==> flow/design.v <==
`timescale 1ns/1ps
module vending_machine(
    input clk,
    input reset,
    input coin_5,    
    input coin_10,  
    input coin_20,  
    input coin_50,  
    input select_1,  
    input select_2,  
    input select_3,  
    output reg dispense_1,
    output reg dispense_2,
    output reg dispense_3,
    output reg change_5,  
    output reg change_10,  
    output reg change_20,  
    output reg change_50,  
    output reg out_of_stock    
);
    reg [7:0] total;
    reg [1:0] stock_1, stock_2, stock_3;   
    always @(posedge clk or posedge reset) begin
        if (reset) begin
            total <= 0;
            dispense_1 <= 0; dispense_2 <= 0; dispense_3 <= 0;
            change_5 <= 0; change_10 <= 0; change_20 <= 0; change_50 <= 0;
            stock_1 <= 2; stock_2 <= 2; stock_3 <= 2;
            out_of_stock <= 0;
        end else begin
            dispense_1 <= 0; dispense_2 <= 0; dispense_3 <= 0;
            change_5 <= 0; change_10 <= 0; change_20 <= 0; change_50 <= 0;
            out_of_stock <= 0;   
            if (coin_5)  total <= total + 5;
            if (coin_10) total <= total + 10;
            if (coin_20) total <= total + 20;
            if (coin_50) total <= total + 50;
            if (select_1) begin
                if (stock_1 > 0 && total >= 15) begin
                    dispense_1 <= 1;
                    stock_1 <= stock_1 - 1;
                    if (total > 15) begin
                        if (total - 15 >= 10) change_10 <= 1;
                        else if (total - 15 >= 5) change_5 <= 1;
                    end
                    total <= 0;
                end else if (stock_1 == 0) begin
                    out_of_stock <= 1;   
                end
            end
            if (select_2) begin
                if (stock_2 > 0 && total >= 25) begin
                    dispense_2 <= 1;
                    stock_2 <= stock_2 - 1;
                    if (total > 25) begin
                        if (total - 25 >= 10) change_10 <= 1;
                        else if (total - 25 >= 5) change_5 <= 1;
                    end
                    total <= 0;
                end else if (stock_2 == 0) begin
                    out_of_stock <= 1;
                end
            end
            if (select_3) begin
                if (stock_3 > 0 && total >= 45) begin
                    dispense_3 <= 1;
                    stock_3 <= stock_3 - 1;
                    if (total > 45) begin
                        if (total - 45 >= 50) change_50 <= 1;
                        else if (total - 45 >= 20) change_20 <= 1;
                        else if (total - 45 >= 10) change_10 <= 1;
                        else if (total - 45 >= 5) change_5 <= 1;
                    end
                    total <= 0;
                end else if (stock_3 == 0) begin
                    out_of_stock <= 1;
                end
            end
        end
    end
endmodule
# From RTL to reports: vending_machine

The steps from the RTL of vending_machine to its reports follow in flow order.
Line numbers count from 1 in the design file above.
Operators carry their Yosys type and port widths (W data, S select, Z words).
Not given: -

Design top: vending_machine
Clock input: clk
Library: sky130hd
Corner: tt_025C_1v80

# Word level

Source: Yosys, flattened and elaborated, memories not mapped. Widths are those after wreduce. Registers that Yosys merges into a memory's read port (data or address) are not register bits. Print and check cells do not count. Equal cells are merged and count once.

Register bits after elaboration: 22
Latch bits: 0
Bits in writable memories: 0
ROM bits: 0
Word width x clocked read ports: 0
Memories kept: 0
Cells after elaboration: 113

$add $sub $neg: 10
$mul: 0
Divide/modulo/power cells: 0
$lt $le $gt $ge: 17
Equality and inequality tests: 0
Shift operators: 0
Mux-type cells: 65
Bitwise operators: 0
Reductions and logical operators: 9

Operators with widths:

| kind                  | number |
| $ge A32 B3 Y1 const B | 3 |
| $ge A32 B4 Y1 const B | 3 |
| $mux W8               | 10 |
| $mux W1               | 55 |
| $ge A32 B5 Y1 const B | 1 |
| $ge A32 B6 Y1 const B | 1 |
| $sub A8 B4 Y9 const B | 1 |
| $sub A8 B5 Y9 const B | 1 |
| $sub A8 B6 Y9 const B | 1 |
| $add A8 B3 Y8 const B | 1 |
| $add A8 B4 Y8 const B | 1 |
| $ge A8 B4 Y1 const B  | 1 |
| $gt A8 B4 Y1 const B  | 1 |
| $add A8 B5 Y8 const B | 1 |
| $ge A8 B5 Y1 const B  | 1 |
| $gt A8 B5 Y1 const B  | 1 |
| $add A8 B6 Y8 const B | 1 |
| $ge A8 B6 Y1 const B  | 1 |
| $gt A8 B6 Y1 const B  | 1 |
| $sub A2 B1 Y2 const B | 3 |
| $gt A2 B1 Y1 const B  | 3 |
| $logic_not A2 Y1      | 3 |
| $reduce_and A2 Y1     | 3 |
| $logic_and A1 B1 Y1   | 3 |

# Longest topological paths

Longest topological path by Yosys (ltp), each cell counted once; first at word level (registers and memories cut), then after technology mapping (sequential cells cut; the memories' decode and read muxes count).

Depth in word-level cells: 19
ABC_AREA: 0
Mapped depth: 9
Depth with buffers taken out: 8

# Mapped cells and area

Yosys stat after the flow's synthesis: flattened, memories mapped to cells. It holds for the ABC_AREA given above (unset counts as 0); a run with the other value may have another netlist.
Totals and module areas in this step are rounded.

Cells in the netlist: 209
Synthesis area: 1929 sq um
Sequential part of the area: 554.3 sq um
Mapped flip-flops: 22
Buffers: 12

Cells by type:

| type                      | number | area in all (sq um) |
| sky130_fd_sc_hd__dfrtp_1  | 19     | 475.456 |
| sky130_fd_sc_hd__ha_1     | 17     | 212.704 |
| sky130_fd_sc_hd__xnor2_1  | 14     | 122.618 |
| sky130_fd_sc_hd__dfstp_2  | 3      | 78.826 |
| sky130_fd_sc_hd__inv_1    | 17     | 63.811 |
| sky130_fd_sc_hd__a21oi_1  | 12     | 60.058 |
| sky130_fd_sc_hd__buf_6    | 5      | 56.304 |
| sky130_fd_sc_hd__nand2_1  | 13     | 48.797 |
| sky130_fd_sc_hd__nor2_1   | 13     | 48.797 |
| sky130_fd_sc_hd__o21ai_0  | 9      | 45.043 |
| sky130_fd_sc_hd__nand3_1  | 7      | 35.034 |
| sky130_fd_sc_hd__xor2_1   | 4      | 35.034 |
| sky130_fd_sc_hd__nand2b_1 | 5      | 31.28 |
| sky130_fd_sc_hd__mux2i_1  | 3      | 30.029 |
| sky130_fd_sc_hd__a211oi_2 | 2      | 25.024 |
| sky130_fd_sc_hd__a31oi_2  | 2      | 25.024 |
| sky130_fd_sc_hd__a21o_1   | 3      | 22.522 |
| sky130_fd_sc_hd__nand3b_1 | 3      | 22.522 |

Other cell types: 45; their cells: 58.

# Worst setup path after synthesis

Path of least setup slack by OpenSTA after synthesis, without wires, with an ideal clock, recovery checks aside; 20% of the period is set as input and as output delay. Where synthesis merged equal registers, the netlist keeps one of their names.

Path type: flip-flop to flip-flop
Start point: register total[2]
End point: register change_10
Period: 2.16 ns
Library setup time: 0.134 ns
Arrival: 2.188 ns
Slack: -0.162 ns
Path delay: 2.322 ns
Stages: 10
Buffers on the path: 1
Synthesis period reached: 2.322 ns

"path delay" = arrival - input delay + setup time.
"stages": output pins that drive a net of the path, with the launching flip-flop's if there is one; two outputs of one cell count as two.
"synthesis period reached" is the clock period less the worst setup slack; recovery checks do not enter. This is arithmetic on one report: input and output delays are still those of the set period (20% each).
Between the ends stands the longest chain of elaborated cells between them, by number of cells; it is not shown to be the way that was timed. Of several equally long chains one is given.
A line is the first line of the expression or statement that the cell stems from. Yosys adds cells for indexed reads and writes and turns some case tables into memories.
At most two assigning lines are given for a register; there are more.

Path through: sky130_fd_sc_hd__dfrtp_1 sky130_fd_sc_hd__clkbuf_1 sky130_fd_sc_hd__inv_1 sky130_fd_sc_hd__ha_1 sky130_fd_sc_hd__nor2b_1 sky130_fd_sc_hd__or4_4 sky130_fd_sc_hd__a221oi_2 sky130_fd_sc_hd__o21ai_1 sky130_fd_sc_hd__a22oi_1 sky130_fd_sc_hd__o31ai_1
Length of the longest elaborated chain: 16

RTL lines, path after synthesis:

| item            | line | source |
| start, declared | 21   | `reg [7:0] total;` |
| start, assigned | 34   | `if (coin_5)  total <= total + 5;` |
| start, assigned | 35   | `if (coin_10) total <= total + 10;` |
| $sub A8 B4 Y9   | 43   | `if (total - 15 >= 10) change_10 <= 1;` |
| $ge A32 B4 Y1   | 43   |  |
| $mux W1         | 43   |  |
| $mux W1         | 42   | `if (total > 15) begin` |
| $mux W1         | 39   | `if (stock_1 > 0 && total >= 15) begin` |
| $mux W1         | 38   | `if (select_1) begin` |
| $mux W1         | 56   | `if (total - 25 >= 10) change_10 <= 1;` |
| (+2 left out)   | -    |  |
| $mux W1         | 51   | `if (select_2) begin` |
| $mux W1         | 71   | `else if (total - 45 >= 10) change_10 <= 1;` |
| $mux W1         | 70   | `else if (total - 45 >= 20) change_20 <= 1;` |
| $mux W1         | 69   | `if (total - 45 >= 50) change_50 <= 1;` |
| $mux W1         | 68   | `if (total > 45) begin` |
| $mux W1         | 65   | `if (stock_3 > 0 && total >= 45) begin` |
| $mux W1         | 64   | `if (select_3) begin` |
| end, assigned   | 56   |  |
| end, assigned   | 71   |  |
| end, declared   | 16   | `output reg change_10,` |

# Worst path after layout

Path of least setup slack in the final report of stored run 1 (OpenROAD, finished layout, wires in). Where an end is a register, its clock arrival counts in the times.

Path type: flip-flop to flip-flop
Start point: register total[2]
End point: register total[5]
Period: 2.27 ns
Library setup time: 0.06 ns
Arrival: 2.29 ns
Slack: 0.17 ns
Stages: 10
Buffers on the path: 2

Between the ends stands the longest chain of elaborated cells between them, by number of cells; it is not shown to be the way that was timed. Of several equally long chains one is given.
At most two assigning lines are given for a register; there are more.

Path through: sky130_fd_sc_hd__dfrtp_2 sky130_fd_sc_hd__buf_4 sky130_fd_sc_hd__ha_2 sky130_fd_sc_hd__a21oi_4 sky130_fd_sc_hd__o21bai_4 sky130_fd_sc_hd__nand2_1 sky130_fd_sc_hd__a31oi_2 sky130_fd_sc_hd__or3_4 sky130_fd_sc_hd__buf_6 sky130_fd_sc_hd__nor2_2
Length of the longest elaborated chain: 11

RTL lines, path after layout:

| item            | line | source |
| start, declared | 21   | `reg [7:0] total;` |
| start, assigned | 34   | `if (coin_5)  total <= total + 5;` |
| start, assigned | 35   | `if (coin_10) total <= total + 10;` |
| $add A8 B3 Y8   | 34   |  |
| $mux W8         | 34   |  |
| $mux W8         | 35   |  |
| $mux W8         | 36   | `if (coin_20) total <= total + 20;` |
| $mux W8         | 37   | `if (coin_50) total <= total + 50;` |
| $mux W8         | 39   | `if (stock_1 > 0 && total >= 15) begin` |
| $mux W8         | 38   | `if (select_1) begin` |
| $mux W8         | 52   | `if (stock_2 > 0 && total >= 25) begin` |
| $mux W8         | 51   | `if (select_2) begin` |
| $mux W8         | 65   | `if (stock_3 > 0 && total >= 45) begin` |
| $mux W8         | 64   | `if (select_3) begin` |
| end, assigned   | 36   |  |
| end, assigned   | 37   |  |
| end, declared   | 21   |  |

# Flow runs of vending_machine

Top module vending_machine; platform sky130hd; tools Yosys and OpenROAD; 2 stored runs in no particular order. Input and output delays are each 20% of the period that was set; the output load is 0.01 pF.
By "period reached" is meant the clock period of the run minus its worst setup slack. This is arithmetic on one report: input and output delays are still those of the set period (20% each).
"critical setup path time": the worst setup path's part of the clock period (all of it between registers, 20% less for each end at a port) less its slack. A launch clock that arrives late makes it longer, a capture clock that arrives late makes it shorter.
"overall power" rests on the timing tool's default activity at the inputs, not on a simulated workload.
Measured values are rounded.

## Stored run 1

==> flow/run.sh <==
#!/bin/bash
# the make line also repeats the synthesis and layout settings of config.mk as NAME=value (left out here)
make -C /OpenROAD-flow-scripts/flow DESIGN_CONFIG=/design/flow/config.mk WORK_HOME=/design/flow/orfs CLKGATE_MAP_FILE= finish
==> flow/config.mk <==
export PLATFORM = sky130hd
export DESIGN_NAME = vending_machine
export DESIGN_NICKNAME = vending_machine
export VERILOG_FILES = /design/flow/design.v
export SDC_FILE = /design/flow/constraint.sdc
export NUM_CORES = 4
export LEC_CHECK = 0
export ABC_AREA = 0
export CAP_MARGIN = 25
export CELL_PAD_IN_SITES_DETAIL_PLACEMENT = 0
export CORE_ASPECT_RATIO = 1.82
export CORE_MARGIN = 2
export CORE_UTILIZATION = 54
export MAX_ROUTING_LAYER = met5
export PLACE_DENSITY = 0.71
export SETUP_SLACK_MARGIN = 0.45
export SLEW_MARGIN = 25
export TNS_END_PERCENT = 55
==> flow/constraint.sdc <==
create_clock -name core_clock -period 2.27 [get_ports {clk}]
set_input_delay 0.4540 -clock core_clock [delete_from_list [all_inputs] [get_ports {clk}]]
set_output_delay 0.4540 -clock core_clock [all_outputs]
set_load 0.01 [all_outputs]

| result of stored run 1 | value |
|---|---|
| final worst hold slack | 0.489 ns |
| period reached | 2.099 ns |
| overall power | 3393 uW |
| utilization of the finished layout | 73.0 % |
| summed negative setup slack | 0.000 ns |
| standard-cell area after layout | 2516 sq um |
| area of the synthesized netlist | 1929 sq um |
| total die area | 4089 sq um |
| critical setup path time | 2.10 ns |
| worst path kind | flip-flop to flip-flop |
| worst setup slack after layout | 0.171 ns |

## Stored run 2

==> flow/run.sh <==
#!/bin/bash
# the make line also repeats the synthesis and layout settings of config.mk as NAME=value (left out here)
make -C /OpenROAD-flow-scripts/flow DESIGN_CONFIG=/design/flow/config.mk WORK_HOME=/design/flow/orfs CLKGATE_MAP_FILE= finish
==> flow/config.mk <==
export PLATFORM = sky130hd
export DESIGN_NAME = vending_machine
export DESIGN_NICKNAME = vending_machine
export VERILOG_FILES = /design/flow/design.v
export SDC_FILE = /design/flow/constraint.sdc
export NUM_CORES = 4
export LEC_CHECK = 0
export ABC_AREA = 1
export CAP_MARGIN = 40
export CELL_PAD_IN_SITES_GLOBAL_PLACEMENT = 2
export CORE_ASPECT_RATIO = 1.2
export CORE_MARGIN = 3
export CORE_UTILIZATION = 67
export GPL_TIMING_DRIVEN = 0
export MAX_ROUTING_LAYER = met4
export PLACE_DENSITY_LB_ADDON = 0.29
export SETUP_SLACK_MARGIN = 0.2
export SLEW_MARGIN = 15
export TNS_END_PERCENT = 50
==> flow/constraint.sdc <==
create_clock -name core_clock -period 2.01 [get_ports {clk}]
set_input_delay 0.4020 -clock core_clock [delete_from_list [all_inputs] [get_ports {clk}]]
set_output_delay 0.4020 -clock core_clock [all_outputs]
set_load 0.01 [all_outputs]

Stored run 2: unfinished; error FLW-0024 in placement
